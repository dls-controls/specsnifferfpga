==> flow/design.v <==
`timescale 1ns/1ns
module BMD_64_RWDMA_FSM (
    clk,
    rst_n,
    init_rst_i,
    wdma_rst_o,
    mwr_len_i,
    mwr_count_i,
    wdma_start_o,
    wdma_addr_o,
    wdma_done_i,
    wdma_irq_o,
    next_wdma_addr_i,
    next_wdma_up_addr_i,
    next_wdma_valid_i,
    wdma_start_i,
    wdma_stop_i,
    wdma_running_o,
    wdma_frame_len_i,
    timeframe_end_i,
    wdma_buf_ptr_o,
    wdma_status_o,
    cc_timeout_o
);
input           clk;
input           rst_n;
input           init_rst_i;
output          wdma_rst_o;
input  [9:0]    mwr_len_i;
input  [15:0]   mwr_count_i;
output          wdma_start_o;
output [39:0]   wdma_addr_o;
input           wdma_done_i;
output          wdma_irq_o;
input  [31:0]   next_wdma_addr_i;
input  [7:0]    next_wdma_up_addr_i;
input           next_wdma_valid_i;
input           wdma_start_i;
input           wdma_stop_i;
output          wdma_running_o;
input  [15:0]   wdma_frame_len_i;
input           timeframe_end_i;
output [15:0]   wdma_buf_ptr_o;
output [3:0]    wdma_status_o;
output          cc_timeout_o;
reg    [39:0]   wdma_addr_o;
reg             wdma_irq_o;
reg             wdma_start_o;
reg             wdma_running_o;
reg    [3:0]    wdma_status_o;
reg             timeframe_end_prev;
reg [15:0]      wdma_buf_cnt;
reg [5:0]       wdma_state;
reg [5:0]       wdma_state_prev;
wire [31:0]     wdma_frame_size  = 4 * mwr_len_i * mwr_count_i;
wire [15:0]     wdma_buf_size = wdma_frame_len_i[15:0];
wire            wdma_rst_o = timeframe_end_i && (wdma_state == 6'h04);
wire [15:0]     wdma_buf_ptr_o = wdma_buf_cnt;
reg         next_wdma_valid;
reg         wdma_stop;
reg [15:0]  cnt_16bit;
wire        cc_timeout_o = cnt_16bit[15];
always @ (posedge clk)
begin
    if (!rst_n) begin
        cnt_16bit = 0;
    end
    else begin
        if (init_rst_i || timeframe_end_i)
            cnt_16bit = 0;
        else if (!cnt_16bit[15] && wdma_state == 6'h04)
            cnt_16bit = cnt_16bit + 1;
    end
end
always @ (posedge clk)
begin
    if (!rst_n) begin
        wdma_state <= 6'h01;
        timeframe_end_prev <= 1'b0;
        wdma_addr_o <= 40'h0;
        wdma_irq_o <= 1'b0;
        wdma_start_o <= 1'b0;
        wdma_buf_cnt <=  16'h0;
        next_wdma_valid <= 1'b0;
        wdma_running_o <= 1'b0;
        wdma_status_o <= 4'b0000;
        wdma_stop <= 1'b0;
    end
    else begin
        if (init_rst_i) begin
            wdma_state <= 6'h01;
            wdma_state_prev <= 6'h01;
            wdma_addr_o <= 40'h0;
            wdma_irq_o <= 1'b0;
            wdma_start_o <= 1'b0;
            wdma_buf_cnt <=  16'h0;
            wdma_running_o <= 1'b0;
            wdma_status_o <= 4'b0000;
            wdma_stop <= 1'b0;
        end
        wdma_state_prev <= wdma_state;
        timeframe_end_prev <= timeframe_end_i;
        if (next_wdma_valid_i)
            next_wdma_valid <= 1'b1;
        else if ((wdma_state == 6'h02 && next_wdma_valid && !wdma_stop)
                        || wdma_state == 6'h20)
            next_wdma_valid <= 1'b0;
        if (wdma_stop_i)
            wdma_stop <= 1'b1;
        else if (wdma_state == 6'h20)
            wdma_stop <= 1'b0;
        case (wdma_state)
            6'h01 : begin
                if (wdma_start_i)
                    wdma_state <= 6'h02;
            end
            6'h02 : begin
                wdma_buf_cnt <= 16'h0;
                if (next_wdma_valid && !wdma_stop) begin
                    wdma_state <= 6'h04;
                    wdma_addr_o <= {next_wdma_up_addr_i, next_wdma_addr_i};
                    wdma_running_o <= 1'b1;
                end
                else begin
                    wdma_state <= 6'h20;
                end
                if ((!next_wdma_valid || wdma_stop) && wdma_state_prev != 6'h10)
                    wdma_irq_o <= 1'b1;
                else
                    wdma_irq_o <= 1'b0;
            end
            6'h04 : begin
                if (cc_timeout_o) begin
                    wdma_state <= 6'h20;
                    wdma_irq_o <= 1'b1;
                end
                else if (timeframe_end_prev) begin
                    wdma_start_o <= 1'b1;
                    wdma_state <= 6'h08;
                end
            end
            6'h08 : begin
                wdma_start_o <= 1'b0;
                if (wdma_done_i) begin
                    wdma_addr_o <= wdma_addr_o + wdma_frame_size;
                    wdma_buf_cnt <=  wdma_buf_cnt + 1;
                    wdma_state <= 6'h10;
                end
            end
            6'h10 : begin
                if (wdma_stop) begin
                    wdma_state <= 6'h20;
                    wdma_irq_o <= 1'b1;
                end
                else if (wdma_buf_cnt == wdma_buf_size) begin
                    wdma_irq_o <= 1'b1;
                    wdma_state <= 6'h02;
                end
                else
                    wdma_state <= 6'h04;
            end
            6'h20 : begin
                wdma_irq_o <= 1'b0;
                wdma_running_o <= 1'b0;
            end
        endcase
        if (wdma_state == 6'h02 && wdma_state_prev == 6'h10 && next_wdma_valid && !wdma_stop)
            wdma_status_o <= 4'b0001;
        else if (wdma_state == 6'h02 && wdma_state_prev == 6'h10 && !next_wdma_valid && !wdma_stop)
            wdma_status_o <= 4'b0011;
        else if (wdma_state == 6'h02 && wdma_state_prev != 6'h10 && !next_wdma_valid && !wdma_stop)
            wdma_status_o <= 4'b0010;
        else if ((wdma_state == 6'h10 || wdma_state == 6'h02) && wdma_stop)
            wdma_status_o <= 4'b0100;
        else if (wdma_state == 6'h04 && cc_timeout_o)
            wdma_status_o <= 4'b1000;
    end
end
endmodule
Step by step through the tools: BMD_64_RWDMA_FSM:

The steps from the RTL of BMD_64_RWDMA_FSM to its reports follow in flow order.
Lines are those of the file above, counted from 1.
Cell names lack the library's common part.
A cell with - has no value.

* top module: BMD_64_RWDMA_FSM
* clock input: clk
* cell library: sky130hd
* corner: tt_025C_1v80

Elaborated design:

Yosys after proc, flatten, opt, wreduce and memory -nomap, before mapping. Memory bits, and registers merged into a memory's read port (data or address), are not among the register bits. Print and check cells are not counted. Equal cells are merged and count once.

* input bits: 90
* output and inout bits: 65
* bits in writable memories: 0
* memory bits (read-only): 0
* clocked read ports x word width: 0
* memories: 0
* bits in latches: 0
* word-level cells: 102
* flip-flop bits (word level): 94

* div/mod/pow operators: 0
* bitwise logic cells: 1
* $lt $le $gt $ge: 0
* multiply operators: 1
* shift-type cells: 0
* $add $sub $neg: 3
* eq/ne operators: 9
* mux-type cells: 40
* reduce/logical cells: 33

Operators with widths (count)
* multiplier 10 x 16 -> 26 bit: 1
* 2-to-1 mux 40 bit: 3
* case mux 40 bit (select 2 bit): 1
* 2-to-1 mux 6 bit: 7
* adder 40 x 28 -> 40 bit: 1
* adder 16 x 1 -> 16 bit with constant B: 2
* case mux 16 bit (select 2 bit): 1
* 2-to-1 mux 16 bit: 2
* case mux 6 bit (select 5 bit): 1
* logical AND 1 bit: 16
* == test 16 bit: 1
* 2-to-1 mux 1 bit: 16
* == test 6 x 5 -> 1 bit with constant B: 2
* 2-to-1 mux 4 bit: 2
* nonzero test 3 bit: 2
* == test 6 x 1 -> 1 bit with constant B: 1
* == test 6 x 2 -> 1 bit with constant B: 1
* == test 6 x 3 -> 1 bit with constant B: 1
* == test 6 x 4 -> 1 bit with constant B: 1
* inequality test 6 x 5 -> 1 bit with constant B: 1
* == test 6 bit with constant B: 1
* nonzero test 6 bit: 1
* 2-to-1 mux 3 bit: 2
* nonzero test 5 bit: 1
* OR reduction 5 bit: 1
* logical OR 1 bit: 4
* nonzero test 2 bit: 2
* OR reduction 2 bit: 2

Other operator kinds: 6; their cells: 10.

Depth:

Yosys ltp: most cells in a row. Word level: on the elaborated netlist, between registers, memories and ports. Mapped: between sequential cells and ports; inverters and the memories' decode and read muxes count.

* depth in word-level cells: 7
* ABC_AREA: 0
* depth in mapped cells: 31
* depth with buffers taken out: 30

Synthesis result:

The flow's flattened synthesis, as Yosys stat reports it; memories are mapped. The netlist is that of the ABC_AREA named above (0 if unset); the other value can give another one.

* sequential area: 1941.9 um^2
* flip-flops: 94
* chip area (Yosys): 11035.6 um^2
* mapped cells: 1337
* buffers: 61

Cells by type
* fa_1: count 111, total area 2.22E+03 um^2
* dfxtp_1: count 88, total area 1761.69 um^2
* ha_1: count 90, total area 1126.08 um^2
* nand2_1: count 173, total area 649.373 um^2
* inv_1: count 145, total area 544.272 um^2
* and2_1: count 82, total area 512.992 um^2
* a21oi_1: count 81, total area 405.389 um^2
* xnor2_1: count 38, total area 332.819 um^2
* nor2_1: count 78, total area 292.781 um^2
* xor2_1: count 32, total area 280.269 um^2
* o21ai_0: count 47, total area 235.226 um^2
* clkbuf_1: count 50, total area 187.68 um^2
* edfxtp_1: count 6, total area 180.173 um^2
* nand3_1: count 35, total area 175.168 um^2
* a222oi_1: count 15, total area 150.144 um^2
* a21o_1: count 17, total area 127.622 um^2
* nor2b_1: count 19, total area 118.864 um^2
* a22o_1: count 11, total area 96.342 um^2

Other cell types: 58; their cells: 219.

Path before layout:

Source: OpenSTA report_checks on the synthesized netlist (no wires, ideal clock, input and output delay 20% of the period each), path of least setup slack; recovery checks are left aside. Register names are those of the netlist, which keeps one name where synthesis merged equal registers.

* path kind: input to register
* start: input mwr_len_i[9]
* end: register wdma_addr_o[39]
* launch time at the first pin: 1884 ps
* arrival: 8795 ps
* input delay: 1884 ps
* delay of the path: 7002 ps
* slack: 534 ps
* clock period: 9420 ps
* stages: 28
* buffers on the path: 1
* data required time: 9329 ps
* setup time: 91 ps
* synthesis period reached: 8886 ps

"delay of the path" = arrival - input delay + setup time.
"stages" counts driving pins, that of a launching flip-flop among them; a cell with two outputs on the path counts twice.
"synthesis period reached" = period - worst setup slack (recovery checks aside). The figure is calculated, with input and output delays left at 20% of the set period.
The rows between start and end are the longest chain of elaborated cells between them; the timing report does not say that the signal goes this way. Where chains are equally long, one stands for them.
A line is the first line of the expression or statement that the cell stems from. Yosys adds cells for indexed reads and writes and turns some case tables into memories.
A register here has more assigning lines than the two given.

* path through: clkbuf_1 -> nand2_1 -> fa_1 -> fa_1 -> inv_1 -> fa_1 -> fa_1 -> inv_1 -> fa_1 -> inv_1 -> ha_1 -> a21oi_1 -> o21ai_0 -> or3_1 -> o211a_1 -> or3_1 -> a21oi_1 -> xnor2_1 -> ha_1 -> and3_1 -> nand3_1 -> a21o_1 -> a211oi_2 -> a2111oi_4 -> a21oi_4 -> a31oi_4 -> or4_1 -> a311oi_1
* cells in the longest elaborated chain: 4
* elaborated cells between the ends (all ways): 4
* RTL lines with such cells: 4
* those cells by class: add/sub (1); mul (1); mux (2)

Ends and longest elaborated chain, post-synthesis
* start: declaration: line 29 `input  [9:0]    mwr_len_i;`
* multiplier 10 x 16 -> 26 bit: line 55 `wire [31:0]     wdma_frame_size  = 4 * mwr_len_i * mwr_count_i;`
* adder 40 x 28 -> 40 bit: line 145 `wdma_addr_o <= wdma_addr_o + wdma_frame_size;`
* 2-to-1 mux 40 bit: line 144 `if (wdma_done_i) begin`
* case mux 40 bit (select 2 bit): line 112 `case (wdma_state)`
* end: assignment: line 121 `wdma_addr_o <= {next_wdma_up_addr_i, next_wdma_addr_i};`
* end: assignment: line 145
* end: declaration: line 32 `output [39:0]   wdma_addr_o;`

Path in the finished layout:

From the final timing report of entry A: the path of least setup slack in the routed layout; clock arrival at registers is part of the times.
The path's times are printed in steps of 10 ps; the period is the one set.

* path kind: input to register
* start: input mwr_len_i[2]
* end: register wdma_addr_o[39]
* buffers on the path: 1
* stages: 31
* input delay: 3080 ps
* setup time: 80 ps
* slack: 4460 ps
* launch time at the first pin: 3080 ps
* data required time: 15670 ps
* arrival: 11200 ps
* clock period: 15400 ps

The rows between start and end are the longest chain of elaborated cells between them; the timing report does not say that the signal goes this way. Where chains are equally long, one stands for them.
A register here has more assigning lines than the two given.

* path through: clkdlybuf4s50_1 -> nand2_1 -> fa_1 -> inv_1 -> fa_1 -> inv_1 -> fa_1 -> inv_1 -> fa_1 -> inv_1 -> fa_1 -> inv_1 -> ha_1 -> a21oi_1 -> o311ai_0 -> or3_1 -> o221ai_1 -> a21oi_1 -> a21oi_1 -> o21bai_1 -> a21oi_1 -> xnor2_1 -> ha_1 -> nand3_1 -> a21o_1 -> a211oi_2 -> a2111oi_4 -> a21oi_4 -> a31oi_4 -> or4_1 -> a311oi_1
* cells in the longest elaborated chain: 4
* elaborated cells between the ends (all ways): 4
* RTL lines with such cells: 4
* those cells by class: add/sub (1); mul (1); mux (2)

Ends and longest elaborated chain, post-layout
* start: declaration: line 29 `input  [9:0]    mwr_len_i;`
* multiplier 10 x 16 -> 26 bit: line 55 `wire [31:0]     wdma_frame_size  = 4 * mwr_len_i * mwr_count_i;`
* adder 40 x 28 -> 40 bit: line 145 `wdma_addr_o <= wdma_addr_o + wdma_frame_size;`
* 2-to-1 mux 40 bit: line 144 `if (wdma_done_i) begin`
* case mux 40 bit (select 2 bit): line 112 `case (wdma_state)`
* end: assignment: line 121 `wdma_addr_o <= {next_wdma_up_addr_i, next_wdma_addr_i};`
* end: assignment: line 145
* end: declaration: line 32 `output [39:0]   wdma_addr_o;`

==> runs of BMD_64_RWDMA_FSM <==
Top module BMD_64_RWDMA_FSM; platform sky130hd; tools Yosys and OpenROAD; 2 stored runs in no particular order. Input and output delays are each 20% of the period that was set; the output load is 0.01 pF.
"clock period achieved" = clock period - worst setup slack. The figure is calculated, with input and output delays left at 20% of the set period.
"total power after layout": no workload was simulated; the value follows from the tool's default switching activity.

### Entry A

Settings: `period_ns=15.4`, `CORE_UTILIZATION=25`, `SETUP_SLACK_MARGIN=3.38`, `CORE_ASPECT_RATIO=0.67`, `CORE_MARGIN=6`, `CELL_PAD_IN_SITES_DETAIL_PLACEMENT=0`, `CTS_CLUSTER_SIZE=99`, `CTS_CLUSTER_DIAMETER=246`, `CAP_MARGIN=15`, `SLEW_MARGIN=20`

- Setup slack of the critical path: 4464 ps
- Final worst hold slack: 488 ps
- Summed negative setup slack: 0 ps
- Total power after layout: 0.002105 W
- Area inside the die boundary: 49430.4 um^2
- Synthesized cell area: 11035.6 um^2
- Utilization in the final report: 0.311
- Clock period achieved: 10936 ps

### Entry B

Settings: `period_ns=11.3`, `CAP_MARGIN=20`, `CORE_MARGIN=2`, `CORE_UTILIZATION=40`, `SLEW_MARGIN=20`

- Setup slack of the critical path: 1237 ps
- Final worst hold slack: 481 ps
- Summed negative setup slack: 0 ps
- Total power after layout: 0.002876 W
- Area inside the die boundary: 28934.0 um^2
- Synthesized cell area: 11035.6 um^2
- Utilization in the final report: 0.487
- Clock period achieved: 10063 ps
